==> flow/design.v <==
interface alsu_interface(clk);
    input bit clk;
    logic rst, cin, red_op_A, red_op_B, bypass_A, bypass_B, direction, serial_in;
    logic [2:0] opcode;
    logic signed [2:0] A, B;
    logic [15:0] leds , leds_ref;
    logic signed [5:0] out , out_ref;
    modport SVA (input clk,rst, cin, red_op_A, red_op_B, bypass_A, bypass_B, direction, serial_in,opcode,A,B,output leds , out);
endinterface 
package shared_pkg;
    typedef enum  {OR,XOR,ADD,MULT,SHIFT,ROTATE,INVALID_6,INVALID_7} opcode_e;
    localparam MAXPOS = 3 , MAXNEG = -4 , ZERO = 0;
endpackage
module ALSU(A, B, cin, serial_in, red_op_A, red_op_B, opcode, bypass_A, bypass_B, clk, rst, direction, leds, out);
parameter INPUT_PRIORITY = "A";
parameter FULL_ADDER = "ON";
input clk, rst, cin, red_op_A, red_op_B, bypass_A, bypass_B, direction, serial_in;
input [2:0] opcode;
input signed [2:0] A, B;
output reg [15:0] leds;
output reg signed [5:0] out;
reg cin_reg, red_op_A_reg, red_op_B_reg, bypass_A_reg, bypass_B_reg, direction_reg, serial_in_reg;
reg [2:0] opcode_reg;
reg signed [2:0] A_reg, B_reg;
wire invalid_red_op, invalid_opcode, invalid;
assign invalid_red_op = (red_op_A_reg | red_op_B_reg) & (opcode_reg[1] | opcode_reg[2]);
assign invalid_opcode = opcode_reg[1] & opcode_reg[2];
assign invalid = invalid_red_op | invalid_opcode;
always @(posedge clk or posedge rst) begin
  if(rst) begin
     cin_reg <= 0;
     red_op_B_reg <= 0;
     red_op_A_reg <= 0;
     bypass_B_reg <= 0;
     bypass_A_reg <= 0;
     direction_reg <= 0;
     serial_in_reg <= 0;
     opcode_reg <= 0;
     A_reg <= 0;
     B_reg <= 0;
  end else begin
     cin_reg <= cin;
     red_op_B_reg <= red_op_B;
     red_op_A_reg <= red_op_A;
     bypass_B_reg <= bypass_B;
     bypass_A_reg <= bypass_A;
     direction_reg <= direction;
     serial_in_reg <= serial_in;
     opcode_reg <= opcode;
     A_reg <= A;
     B_reg <= B;
  end
end
always @(posedge clk or posedge rst) begin
  if(rst) begin
     leds <= 0;
  end else begin
      if (invalid)
        leds <= ~leds;
      else
        leds <= 0;
  end
end
always @(posedge clk or posedge rst) begin
  if(rst) begin
    out <= 0;
  end
  else begin
    if (invalid) 
        out <= 0;
    else if (bypass_A_reg && bypass_B_reg)
      out <= (INPUT_PRIORITY == "A")? A_reg: B_reg;
    else if (bypass_A_reg)
      out <= A_reg;
    else if (bypass_B_reg)
      out <= B_reg;
    else begin
        case(opcode_reg)     
          0: begin 
            if (red_op_A_reg && red_op_B_reg)
              out = (INPUT_PRIORITY == "A")? |A_reg: |B_reg;  
            else if (red_op_A_reg) 
              out <= |A_reg;
            else if (red_op_B_reg)
              out <= |B_reg;
            else 
              out <= A_reg | B_reg;
          end
          1: begin
            if (red_op_A_reg && red_op_B_reg)
              out <= (INPUT_PRIORITY == "A")? ^A_reg: ^B_reg;   
            else if (red_op_A_reg) 
              out <= ^A_reg;
            else if (red_op_B_reg)
              out <= ^B_reg;
            else 
              out <= A_reg ^ B_reg;
          end
          2: begin
            if (FULL_ADDER == "OFF") begin   
              out <= A_reg + B_reg; 
            end
            else begin
              out <= A_reg + B_reg + cin_reg;
            end
          end
          3: out <= A_reg * B_reg;
          4: begin
            if (direction_reg)
              out <= {out[4:0], serial_in_reg};
            else
              out <= {serial_in_reg, out[5:1]};
          end
          5: begin
            if (direction_reg)
              out <= {out[4:0], out[5]};
            else
              out <= {out[0], out[5:1]};
          end
          default:    
                begin
                    out<='b0;
                end
        endcase
    end 
  end
end
endmodule
# [Tool chain data of ALSU]
# What the tools print for ALSU, step after step.
# Line numbers count from 1 in the design file above.
# Library cell names are shortened.
# Not given: --
[design] top_module="ALSU" clock_port="clk" cell_library="sky130hd" lib_corner="tt_025C_1v80"

# [After elaboration]
# Source: Yosys, flattened and elaborated, memories not mapped. Widths are those after wreduce; folded enables and synchronous resets count as part of the registers. Registers that Yosys merges into a memory's read port (data or address) are not register bits. Print and check cells do not count. Equal cells are merged and count once.
[word_totals] regBits=38 output_inout_bits=22 elab_cells=49 inputBits=18
[op_classes] logic=8 mux=14 n_reduce_logical=7 n_eq=5 addsub=2 multipliers=1
[op_table] cell="6-bit 2-to-1 mux" n=12
[op_table] cell="6-bit parallel mux with 6-bit select" n=1
[op_table] cell="3-bit by 3-bit multiplier with 6-bit output" n=1
[op_table] cell="16-bit NOT" n=1
[op_table] cell="16-bit 2-to-1 mux" n=1
[op_table] cell="3-bit by 2-bit == test with 1-bit output (second input constant)" n=2
[op_table] cell="3-bit == test (second input constant)" n=2
[op_table] cell="3-bit OR reduction" n=2
[op_table] cell="3-bit XOR reduction" n=2
[op_table] cell="4-bit by 1-bit adder with 5-bit output" n=1
[op_table] cell="3-bit by 3-bit adder with 4-bit output" n=1
[op_table] cell="1-bit bitwise OR" n=3
[op_table] cell="3-bit by 1-bit == test with 1-bit output (second input constant)" n=1
[op_table] cell="3-bit bitwise OR" n=1
[op_table] cell="3-bit XOR" n=1
[op_table] cell="3-bit logical NOT" n=1
[op_table] cell="1-bit AND" n=2
[op_table] cell="1-bit logical AND" n=2

# [Logic depth]
# Yosys ltp: most cells in a row. Word level: on the elaborated netlist, between registers, memories and ports. Mapped: between sequential cells and ports; inverters and the memories' decode and read muxes count.
[logic_depth] word_depth=9 ABC_AREA=1 depth_mapped=15 ltp_nobuf=15

# [After synthesis]
# The flow's flattened synthesis, as Yosys stat reports it; memories are mapped. The netlist is that of the ABC_AREA named above (0 if unset); the other value can give another one.
# The area totals of this step are shown rounded.
[by_type] type="dfrtp_1" n=38 type_area_um2=950.912
[by_type] type="nand2_1" n=50 type_area_um2=187.68
[by_type] type="ha_1" n=14 type_area_um2=175.168
[by_type] type="fa_1" n=6 type_area_um2=120.115
[by_type] type="nor2_1" n=31 type_area_um2=116.362
[by_type] type="inv_1" n=30 type_area_um2=112.608
[by_type] type="nand3_1" n=20 type_area_um2=100.096
[by_type] type="a21oi_1" n=10 type_area_um2=50.048
[by_type] type="o21ai_0" n=8 type_area_um2=40.038
[by_type] type="inv_2" n=6 type_area_um2=22.522
[by_type] type="nor2_4" n=2 type_area_um2=22.522
[by_type] type="xor2_1" n=2 type_area_um2=17.517
[by_type] type="nor3_1" n=3 type_area_um2=15.014
[by_type] type="nand2_2" n=2 type_area_um2=12.512
[by_type] type="nand2_4" n=1 type_area_um2=11.261
[by_type] type="a21oi_2" n=1 type_area_um2=8.758
[by_type] type="o21ai_2" n=1 type_area_um2=8.758
[by_type] type="a22oi_1" n=1 type_area_um2=7.507
# Other cell types: 8; their cells: 8.
[synth_totals] buf_cells=2 flip_flops=38 cell_count=234 synth_area_um2=2030 seq_area_um2=951

# [Worst setup path after synthesis]
# OpenSTA on the mapped netlist: ideal clock, no wires. The path of least setup slack (recovery checks aside). Input and output delay are each 20% of the period. Register names are those of the netlist, which keeps one name where synthesis merged equal registers.
[synth_path] path_type="flip-flop to flip-flop" from="register A_reg[2]" to="register out[5]" slack_ns=0.808 launch_ns=0.000 t_required_ns=3.337 path_delay_ns=2.602 n_path_buf=0 clock_period_ns=3.41 arrival_time_ns=2.529 driving_pins=14 setup_time_ns=0.073 period_less_setup_slack_ns=2.602
# "path_delay_ns" is the arrival time less input delay plus setup time.
# "driving_pins" counts driving pins, that of a launching flip-flop among them; a cell with two outputs on the path counts twice.
# "period_less_setup_slack_ns" is the clock period less the worst setup slack; recovery checks do not enter. This is arithmetic on one report: input and output delays are still those of the set period (20% each).
# Between the ends stands the longest chain of elaborated cells between them, by number of cells; it is not shown to be the way that was timed. Of several equally long chains one is given.
# Each line given opens the expression or statement behind the cell; cells for indexed reads and writes are added by Yosys, which also makes memories of some case tables.
# A register here has more assigning lines than the two given.
[synth_via] path_cell_list="dfrtp_1 -> nand2_1 -> fa_1 -> inv_1 -> ha_1 -> ha_1 -> fa_1 -> inv_1 -> nand3_1 -> nand3_1 -> nand3_1 -> nand3_1 -> nand2_1 -> a21oi_2" elab_chain_len=9 cone_cells=14 cone_lines=14 cone_classes="mul: 1; mux: 11; logic: 2"
[synth_rtl] element="from (decl)" line_no=24 text="reg signed [2:0] A_reg, B_reg;"
[synth_rtl] element="from (assign)" line_no=39 text="A_reg <= 0;"
[synth_rtl] element="from (assign)" line_no=50 text="A_reg <= A;"
[synth_rtl] element="3-bit XOR" line_no=97 text="out <= A_reg ^ B_reg;"
[synth_rtl] element="6-bit 2-to-1 mux" line_no=94 text="else if (red_op_B_reg)"
[synth_rtl] element="6-bit 2-to-1 mux" line_no=92 text="else if (red_op_A_reg)"
[synth_rtl] element="6-bit 2-to-1 mux" line_no=90 text="if (red_op_A_reg && red_op_B_reg)"
[synth_rtl] element="6-bit parallel mux with 6-bit select" line_no=78 text="case(opcode_reg)"
[synth_rtl] element="6-bit 2-to-1 mux" line_no=75 text="else if (bypass_B_reg)"
[synth_rtl] element="6-bit 2-to-1 mux" line_no=73 text="else if (bypass_A_reg)"
[synth_rtl] element="6-bit 2-to-1 mux" line_no=71 text="else if (bypass_A_reg && bypass_B_reg)"
[synth_rtl] element="6-bit 2-to-1 mux" line_no=69 text="if (invalid)"
[synth_rtl] element="to (assign)" line_no=72 text="out <= (INPUT_PRIORITY == \"A\")? A_reg: B_reg;"
[synth_rtl] element="to (assign)" line_no=74 text="out <= A_reg;"
[synth_rtl] element="to (decl)" line_no=21 text="output reg signed [5:0] out;"

# ALSU: 2 stored runs of the Yosys and OpenROAD flow on sky130hd. The settings differ; the order carries no meaning. The constraints put input and output delay at 20% of the set period each and load the outputs with 0.01 pF.
run="stored run 1" settings period_ns=4.52 CORE_UTILIZATION=48 SETUP_SLACK_MARGIN=-0.34 PLACE_DENSITY=0.41 HOLD_SLACK_MARGIN=0.2 CELL_PAD_IN_SITES_GLOBAL_PLACEMENT=3 CELL_PAD_IN_SITES_DETAIL_PLACEMENT=2 TNS_END_PERCENT=20 ABC_AREA=1 GPL_ROUTABILITY_DRIVEN=0 CTS_CLUSTER_SIZE=92 CTS_CLUSTER_DIAMETER=397 CAP_MARGIN=40 SLEW_MARGIN=15 CORE_MARGIN=2
run="stored run 1" outcome="no results, placement failed with GPL-0301"
run="stored run 2" settings period_ns=3.85 CORE_UTILIZATION=56 PLACE_DENSITY=0.4 CORE_ASPECT_RATIO=0.78 CORE_MARGIN=5 CELL_PAD_IN_SITES_GLOBAL_PLACEMENT=2 ABC_AREA=0 CTS_CLUSTER_SIZE=71 CAP_MARGIN=40 SLEW_MARGIN=20
run="stored run 2" outcome="no results, placement failed with GPL-0301"
